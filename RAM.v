==> flow/design.v <==
module memory 
(
	input [3:0] write_data,
	input rw,reset,clk,
	input [3:0] address,
	output reg [3:0] read_data
);
	reg [3:0] mem [15:0];
	always @ (posedge clk)
	begin
	if (reset == 0)
	begin
	if (rw == 0)
	begin
	mem [address] <= write_data;
	end
	else
	begin
	read_data <= mem [address];
	end
	end
	else
	begin
	mem[0] <= 0;
	mem[1] <= 0;
	mem[2] <= 0;
	mem[3] <= 0;
	mem[4] <= 0;
	mem[5] <= 0;
	mem[6] <= 0;
	mem[7] <= 0;
	mem[8] <= 0;
	mem[9] <= 0;
	mem[10] <= 0;
	mem[11] <= 0;
	mem[12] <= 0;
	mem[13] <= 0;
	mem[14] <= 0;
	mem[15] <= 0;
	end
	end
endmodule
module memory_test ();
	reg[3:0] write_data;
	reg rw,reset,clk;
	reg [3:0] address;
	wire [3:0] read_data;
memory mem (write_data,rw,reset,clk,address,read_data);
	always
	#3 clk = ~clk;
	initial
	begin
	reset = 1;
	#30 reset = 0; clk = 0;
	#30 rw = 0; write_data = 5; address = 4;
	#30 rw = 1; address = 4;
	end
endmodule	
* Step by step through the tools: memory *
What the tools print for memory, step after step.
Lines are those of the file above, counted from 1.
Operators: Yosys type, input widths -> output width; for muxes data width and select width s.
Library cell names are shortened.
The mark -- stands for no value.

inputs
  top = memory
  clock input = clk
  standard-cell library = sky130hd
  corner = tt_025C_1v80

* After elaboration *
Yosys after proc, flatten, opt, wreduce and memory -nomap, before mapping. Enables and synchronous resets that opt folds into registers are not counted as muxes. Memory bits, and registers merged into a memory's read port (data or address), are not among the register bits. Print and check cells are not counted. Equal cells are merged and count once.
Yosys's memory passes give these memory sizes; they may raise the number of words (mostly to a power of two), join words into wider ones and drop unused or constant bits.

storage and ports
  register bits = 0
  latch bits = 0
  memory bits (writable) = 64
  bits in read-only memories = 0
  memory cells = 1
  bits of input ports = 11
  output and inout bits = 4
  word-level cells = 10

memory list
  name  depth  width  RTL line  source
  mem   16     4      8         reg [3:0] mem [15:0];

operators by class
  $add $sub $neg = 0
  multiply operators = 0
  div/mod/pow operators = 0
  magnitude comparators = 0
  equality and inequality tests = 0
  shift operators = 0
  multiplexer cells = 7
  bitwise operators = 1
  reduce/logical cells = 1

operators by type and width
  kind              number
  $mux 4            4
  $mux 1            3
  $reduce_and 2->1  1
  $not 1->1         1

* Logic depth *
Yosys ltp: most cells in a row. Word level: on the elaborated netlist, between registers, memories and ports. Mapped: between sequential cells and ports; inverters and the memories' decode and read muxes count.

logic depth
  depth after elaboration = 2
  ABC_AREA = 0
  gate-level depth with buffers = 6
  mapped depth without buffers = 3

* Netlist *
Source: synth_stat.txt of the flow (Yosys; design flattened, memories mapped). It holds for the ABC_AREA given above (unset counts as 0); a run with the other value may have another netlist.

cells by type
  type      number  total area (sq um)
  dfxtp_1   64      1.28E+03
  mux4_2    16      360.346
  nand3_1   72      360.346
  a21oi_1   64      320.307
  o21ai_0   46      230.221
  edfxtp_1  4       120.115
  o21ai_1   18      90.086
  clkbuf_1  22      82.579
  buf_6     7       78.826
  nor4b_4   2       47.546
  buf_2     9       45.043
  nor2b_1   5       31.28
  a22oi_1   4       30.029
  buf_4     4       30.029
  nor4_4    1       21.27
  nand2_1   5       18.768
  clkbuf_2  3       15.014
  or4b_4    1       13.763

Other cell types: 9; their cells: 11.

mapped netlist
  cell count = 358
  synthesis area = 3251.9 sq um
  sequential area = 1401.3 sq um
  flip-flop cells = 68
  buffers = 46

* Worst setup path after synthesis *
Path of least setup slack by OpenSTA after synthesis, without wires, with an ideal clock, recovery checks aside; 20% of the period is set as input and as output delay. Where synthesis merged equal registers, the netlist keeps one of their names.

timing path post-synthesis
  path kind = input-to-reg
  start point = input port address[0]
  end point = register read_data[2]
  clock period = 1.73 ns
  input delay = 0.346 ns
  time at the first pin = 0.346 ns
  data arrival time = 1.342 ns
  data required time = 1.469 ns
  setup slack = 0.127 ns
  delay of the path = 1.257 ns
  stages = 4
  buffers on the path = 1
  period reached after synthesis = 1.603 ns

"delay of the path" is the arrival time less input delay plus setup time.
"stages": output pins that drive a net of the path, with the launching flip-flop's if there is one; two outputs of one cell count as two.
"period reached after synthesis" = period - worst setup slack (recovery checks aside). The figure is calculated, with input and output delays left at 20% of the set period.

on the way, post-synthesis
  cells stage by stage = buf_2 mux4_2 a22oi_1 nand3_1

RTL lines, path post-synthesis
  item                RTL line  source
  start: declaration  5         input [3:0] address,
  end: declaration    6         output reg [3:0] read_data

No chain of elaborated cells between the ends is given.

* Path in the finished layout *
Path of least setup slack in the final report of stored run 1 (OpenROAD, finished layout, wires in). Where an end is a register, its clock arrival counts in the times.

timing path post-layout
  path kind = reg-to-reg
  start point = memory mem[3][0]
  end point = register read_data[0]
  clock period = 1.07 ns
  time at the first pin = 0.34 ns
  data arrival time = 1.44 ns
  data required time = 1.16 ns
  setup slack = -0.27 ns
  stages = 4
  buffers on the path = 0

on the way, post-layout
  cells stage by stage = dfxtp_2 mux4_2 a22oi_2 nand3_1

RTL lines, path post-layout
  item                RTL line  source
  start: declaration  8         reg [3:0] mem [15:0];
  end: declaration    6         output reg [3:0] read_data

No chain of elaborated cells between the ends is given.

Appendix: measured runs

Below are 2 stored runs of the flow (Yosys, OpenROAD; platform sky130hd) on memory, each with its settings and what was measured, unordered. Constraints: input delay and output delay 20% of the set period each, output load 0.01 pF.
By "achieved clock period (ns)" is meant the clock period of the run minus its worst setup slack. This is arithmetic on one report: input and output delays are still those of the set period (20% each).
By "worst setup path time (ns)" is meant the share of the clock period that the worst setup path is allowed (20% is reserved at inputs, 20% at outputs), minus its slack. Clock arrival times at its registers enter into it.
"finish__power__total": no workload was simulated; the value follows from the tool's default switching activity.

settings of stored run 1
{
  "period_ns": 1.07,
  "CAP_MARGIN": 20,
  "CORE_MARGIN": 2,
  "CORE_UTILIZATION": 40,
  "SLEW_MARGIN": 20
}
report of stored run 1
yosys chip area after synthesis (um^2): 3251.9
finish__design__die__area: 8867.0
finish__design__instance__area__stdcell: 4635.7
finish__design__instance__utilization: 0.5938
finish__timing__setup__ws: -0.270
finish__timing__setup__tns: -2.228
finish__timing__hold__ws: 0.281
finish__power__total: 5.254e-03
achieved clock period (ns): 1.340
worst setup path time (ns): 1.34
worst setup path kind: reg-to-reg

settings of stored run 2
{
  "period_ns": 1.85,
  "CORE_UTILIZATION": 51,
  "SETUP_SLACK_MARGIN": 0.55,
  "PLACE_DENSITY_LB_ADDON": 0.17,
  "CORE_ASPECT_RATIO": 1.6,
  "CELL_PAD_IN_SITES_GLOBAL_PLACEMENT": 0,
  "TNS_END_PERCENT": 65,
  "ABC_AREA": 0,
  "GPL_TIMING_DRIVEN": 1,
  "SLEW_MARGIN": 15,
  "MIN_ROUTING_LAYER": "met1",
  "MAX_ROUTING_LAYER": "met4",
  "CAP_MARGIN": 20,
  "CORE_MARGIN": 2
}
report of stored run 2
yosys chip area after synthesis (um^2): 3251.9
finish__design__die__area: 7048.5
finish__design__instance__area__stdcell: 3975.1
finish__design__instance__utilization: 0.6489
finish__timing__setup__ws: 0.480
finish__timing__setup__tns: 0.000
finish__timing__hold__ws: 0.470
finish__power__total: 2.880e-03
achieved clock period (ns): 1.370
worst setup path time (ns): 1.37
worst setup path kind: reg-to-reg
